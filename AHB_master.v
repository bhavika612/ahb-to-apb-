==> flow/design.v <==
module AHB_MASTER #(
    parameter ADDR_WIDTH  = 32,
    parameter DATA_WIDTH  = 32,
    parameter HSIZE_VALUE = 3'b010,    
    parameter HPROT_VALUE = 4'b0011    
)(
    input  wire                   HCLK,
    input  wire                   HRESETn,
    input  wire                   HREADY,
    input  wire [1:0]             HRESP,
    input  wire [DATA_WIDTH-1:0]  HRDATA,
    input  wire                   request_write,
    input  wire                   request_read,
    input  wire [DATA_WIDTH-1:0]  write_data,
    input  wire [ADDR_WIDTH-1:0]  read_addr,
    input  wire [ADDR_WIDTH-1:0]  write_addr,
    output reg  [ADDR_WIDTH-1:0]  HADDR,
    output reg  [DATA_WIDTH-1:0]  HWDATA,
    output reg                    HWRITE,
    output reg  [2:0]             HSIZE,
    output reg  [2:0]             HBURST,
    output reg  [3:0]             HPROT,
    output reg  [1:0]             HTRANS,
    output reg  [DATA_WIDTH-1:0]  read_data,
    output reg                    error_flag
);
    localparam IDLE   = 2'b00;
    localparam BUSY   = 2'b01;
    localparam NONSEQ = 2'b10;
    localparam SEQ    = 2'b11;
    reg [1:0] state;
    always @(posedge HCLK or negedge HRESETn) begin
        if (!HRESETn) begin
            HADDR      <= {ADDR_WIDTH{1'b0}};
            HWDATA     <= {DATA_WIDTH{1'b0}};
            HWRITE     <= 1'b0;
            HSIZE      <= HSIZE_VALUE;
            HBURST     <= 3'b000;
            HPROT      <= HPROT_VALUE;
            HTRANS     <= IDLE;
            state      <= IDLE;
            read_data  <= {DATA_WIDTH{1'b0}};
            error_flag <= 1'b0;
        end else begin
            case (state)
                IDLE: begin
                    error_flag <= 1'b0;  
                    if (request_write) begin
                        HADDR  <= write_addr; 
                        HWDATA <= write_data;
                        HWRITE <= 1'b1;
                        HTRANS <= NONSEQ;
                        state  <= BUSY;
                    end else if (request_read) begin
                        HADDR  <= read_addr;
                        HWRITE <= 1'b0;
                        HTRANS <= NONSEQ;
                        state  <= BUSY;
                    end else begin
                        HTRANS <= IDLE;
                    end
                end
                BUSY: begin
                    if (HREADY) begin
                        if (HRESP == 2'b00) begin
                            if (!HWRITE) begin
                                read_data <= HRDATA;
                            end
                        end else begin
                            error_flag <= 1'b1;
                        end
                        HTRANS <= IDLE;
                        state  <= IDLE;
                    end
                end
                default: state <= IDLE;
            endcase
        end
    end
endmodule
## Tool chain data of AHB_MASTER

Tool output for the design above, in the order of the flow.
Lines are those of the file above, counted from 1.
Operators carry their Yosys type and port widths (W data, S select, Z words).
Cell names lack the library's common part.
The mark n/a stands for no value.

| set-up | value |
|---|---|
| top module | AHB_MASTER |
| clock | HCLK |
| cell library | sky130hd |
| library corner | tt_025C_1v80 |

## Word level

Counts by Yosys on the flattened word-level netlist (proc, flatten, opt, wreduce; memories kept). Register bits leave out memories and registers merged into their read ports (data or address). Print and check cells are left out. Cells with the same type and inputs are merged into one.

| word-level totals | value |
|---|---|
| flip-flop bits (word level) | 102 |
| input port bits | 135 |
| cells after elaboration | 36 |

| cells by class | value |
|---|---|
| equal/unequal tests | 4 |
| muxes and demuxes | 14 |
| bitwise operators | 1 |
| reductions and logical operators | 10 |

Operator list:

| operator | number |
|---|---|
| $mux W32 | 2 |
| $mux W2 | 5 |
| $reduce_and A2 Y1 | 4 |
| $pmux W2 S2 | 2 |
| $ne A2 B2 Y1 const B | 2 |
| $logic_not A2 Y1 | 2 |
| $reduce_bool A2 Y1 | 2 |
| $reduce_and A4 Y1 | 1 |
| $mux W1 | 4 |
| $ne A3 B3 Y1 const B | 1 |
| $reduce_and A3 Y1 | 1 |
| $eq A2 B1 Y1 const B | 1 |
| $pmux W1 S2 | 1 |
| $not A1 Y1 | 1 |

## Logic depth

Longest topological path by Yosys (ltp), each cell counted once; first at word level (registers and memories cut), then after technology mapping (sequential cells cut; the memories' decode and read muxes count).

| depth | value |
|---|---|
| depth in word-level cells | 4 |
| ABC_AREA | 0 |
| depth in mapped cells | 6 |
| gate-level depth less buffers | 3 |

## Synthesis result

Yosys stat after the flow's synthesis: flattened, memories mapped to cells. It holds for the ABC_AREA given above (unset counts as 0); a run with the other value may have another netlist.
The area totals of this step are shown rounded.

| mapped netlist | value |
|---|---|
| standard cells after synthesis | 308 |
| cell area after synthesis | 4200 µm² |
| sequential part of the area | 2500 µm² |
| mapped flip-flops | 101 |

Cells by type:

| cell type | number | area in all (µm²) |
|---|---|---|
| dfrtp_1 | 100 | 2502.4 |
| mux2_2 | 60 | 675.648 |
| mux2i_1 | 32 | 320.307 |
| o21ai_0 | 33 | 165.158 |
| nand2_1 | 35 | 131.376 |
| buf_4 | 14 | 105.101 |
| mux2_1 | 4 | 45.043 |
| buf_2 | 8 | 40.038 |
| buf_6 | 3 | 33.782 |
| dfstp_2 | 1 | 26.275 |
| nor4_4 | 1 | 21.27 |
| o21ai_1 | 3 | 15.014 |
| clkbuf_1 | 3 | 11.261 |
| inv_1 | 3 | 11.261 |
| a21oi_1 | 2 | 10.01 |
| a21boi_0 | 1 | 7.507 |
| conb_1 | 2 | 7.507 |
| nand3b_1 | 1 | 7.507 |

Not listed: further types 2, cells in them 2.

## Timing after synthesis

OpenSTA on the mapped netlist: ideal clock, no wires. The path of least setup slack (recovery checks aside). Input and output delay are each 20% of the period. Register names are those of the netlist, which keeps one name where synthesis merged equal registers.

| path post-synthesis | value |
|---|---|
| path type | input port to flip-flop |
| start point | in HRESP[1] |
| end point | reg read_data[12] |
| clock period | 3000 ps |
| external input delay | 600 ps |
| library setup time | 125 ps |
| launch time at the first pin | 600 ps |
| arrival | 1507 ps |
| data required time | 2875 ps |
| slack | 1368 ps |
| path delay | 1032 ps |
| stages on the path | 3 |
| buffers on the path | 1 |
| synthesis period reached | 1632 ps |

"path delay" = arrival - input delay + setup time.
"stages on the path" counts driving pins, that of a launching flip-flop among them; a cell with two outputs on the path counts twice.
"synthesis period reached" is the clock period less the worst setup slack; recovery checks do not enter. This is arithmetic on one report: input and output delays are still those of the set period (20% each).
The rows between start and end are the longest chain of elaborated cells between them; the timing report does not say that the signal goes this way. Where chains are equally long, one stands for them.
A line is the first line of the expression or statement that the cell stems from. Yosys adds cells for indexed reads and writes and turns some case tables into memories.

| between the ends, post-synthesis | value |
|---|---|
| cells stage by stage | nor4_4 > buf_6 > mux2_2 |
| cells in the longest elaborated chain | 2 |
| elaborated cells between the ends (all ways) | 2 |

RTL lines, path post-synthesis:

| item | RTL line | text |
|---|---|---|
| from (decl) | 10 | `input  wire [1:0]             HRESP,` |
| $logic_not A2 Y1 | 65 | `if (HRESP == 2'b00) begin` |
| $reduce_and A4 Y1 | n/a |  |
| to (assign) | 42 | `read_data  <= {DATA_WIDTH{1'b0}};` |
| to (assign) | 67 | `read_data <= HRDATA;` |
| to (decl) | 24 | `output reg  [DATA_WIDTH-1:0]  read_data,` |

## Timing after layout

From the final timing report of run 2: the path of least setup slack in the routed layout; clock arrival at registers is part of the times.
The path's times are printed in steps of 10 ps; the period is the one set.

| path post-layout | value |
|---|---|
| path type | flip-flop to flip-flop |
| start point | reg state |
| end point | reg read_data[9] |
| clock period | 962 ps |
| library setup time | 110 ps |
| launch time at the first pin | 340 ps |
| arrival | 1690 ps |
| data required time | 1190 ps |
| slack | -500 ps |
| stages on the path | 6 |
| buffers on the path | 2 |

Where an end lacks its bit number, it is one bit of the signal, or one of the new flip-flops if synthesis recoded a state register.
A register here has more assigning lines than the two given.

| between the ends, post-layout | value |
|---|---|
| cells stage by stage | dfrtp_1 > nand2_2 > nor4_4 > buf_6 > clkbuf_16 > mux2_4 |

RTL lines, path post-layout:

| item | RTL line | text |
|---|---|---|
| from (decl) | 31 | `reg [1:0] state;` |
| from (assign) | 41 | `state      <= IDLE;` |
| from (assign) | 53 | `state  <= BUSY;` |
| to (assign) | 42 | `read_data  <= {DATA_WIDTH{1'b0}};` |
| to (assign) | 67 | `read_data <= HRDATA;` |
| to (decl) | 24 | `output reg  [DATA_WIDTH-1:0]  read_data,` |

No chain of elaborated cells between the ends is given.

## Implementation results

Module AHB_MASTER, platform sky130hd: 2 stored runs of the flow (Yosys, OpenROAD) with differing settings, in no particular order. Input and output delays are each 20% of the period that was set; the output load is 0.01 pF.
By "achieved clock period" is meant the clock period of the run minus its worst setup slack. This is arithmetic on one report: input and output delays are still those of the set period (20% each).
"time used up by the worst setup path" is the time allowed to the run's worst setup path (the clock period less input and output delay, where it has them) less its slack. Clock arrival times count: a late capture clock shortens it, a late launch clock lengthens it.
"total power of the final layout": no workload was simulated; the value follows from the tool's default switching activity.
"time used up by the worst setup path" is given in steps of 10 ps.
Values from the reports are rounded here.

#### Run 1

| setting | value |
|---|---|
| period_ns | `1.38` |
| CORE_UTILIZATION | `49` |
| SETUP_SLACK_MARGIN | `0.11` |
| PLACE_DENSITY | `0.93` |
| CORE_ASPECT_RATIO | `0.6` |
| CORE_MARGIN | `8` |
| CELL_PAD_IN_SITES_GLOBAL_PLACEMENT | `2` |
| TNS_END_PERCENT | `45` |
| CTS_CLUSTER_SIZE | `54` |
| CTS_CLUSTER_DIAMETER | `347` |
| MIN_ROUTING_LAYER | `met1` |
| MAX_ROUTING_LAYER | `met5` |
| CAP_MARGIN | `20` |
| SLEW_MARGIN | `20` |

Did not finish, placement stopped with GPL-0301.

#### Run 2

| setting | value |
|---|---|
| period_ns | `0.962` |
| CORE_UTILIZATION | `27` |
| PLACE_DENSITY_LB_ADDON | `0.21` |
| CORE_ASPECT_RATIO | `1.49` |
| CORE_MARGIN | `4` |
| CELL_PAD_IN_SITES_GLOBAL_PLACEMENT | `2` |
| GPL_TIMING_DRIVEN | `1` |
| GPL_ROUTABILITY_DRIVEN | `1` |
| CAP_MARGIN | `5` |
| MAX_ROUTING_LAYER | `met4` |
| SLEW_MARGIN | `20` |

| result | value |
|---|---|
| post-synthesis cell area | 4200 µm² |
| die area | 17000 µm² |
| standard-cell area of the final layout | 8100 µm² |
| worst setup slack after layout | -500 ps |
| sum of negative setup slack | -45000 ps |
| worst-case hold slack | 260 ps |
| total power of the final layout | 22000 µW |
| achieved clock period | 1466 ps |
| time used up by the worst setup path | 1470 ps |
| kind of the worst setup path | flip-flop to flip-flop |
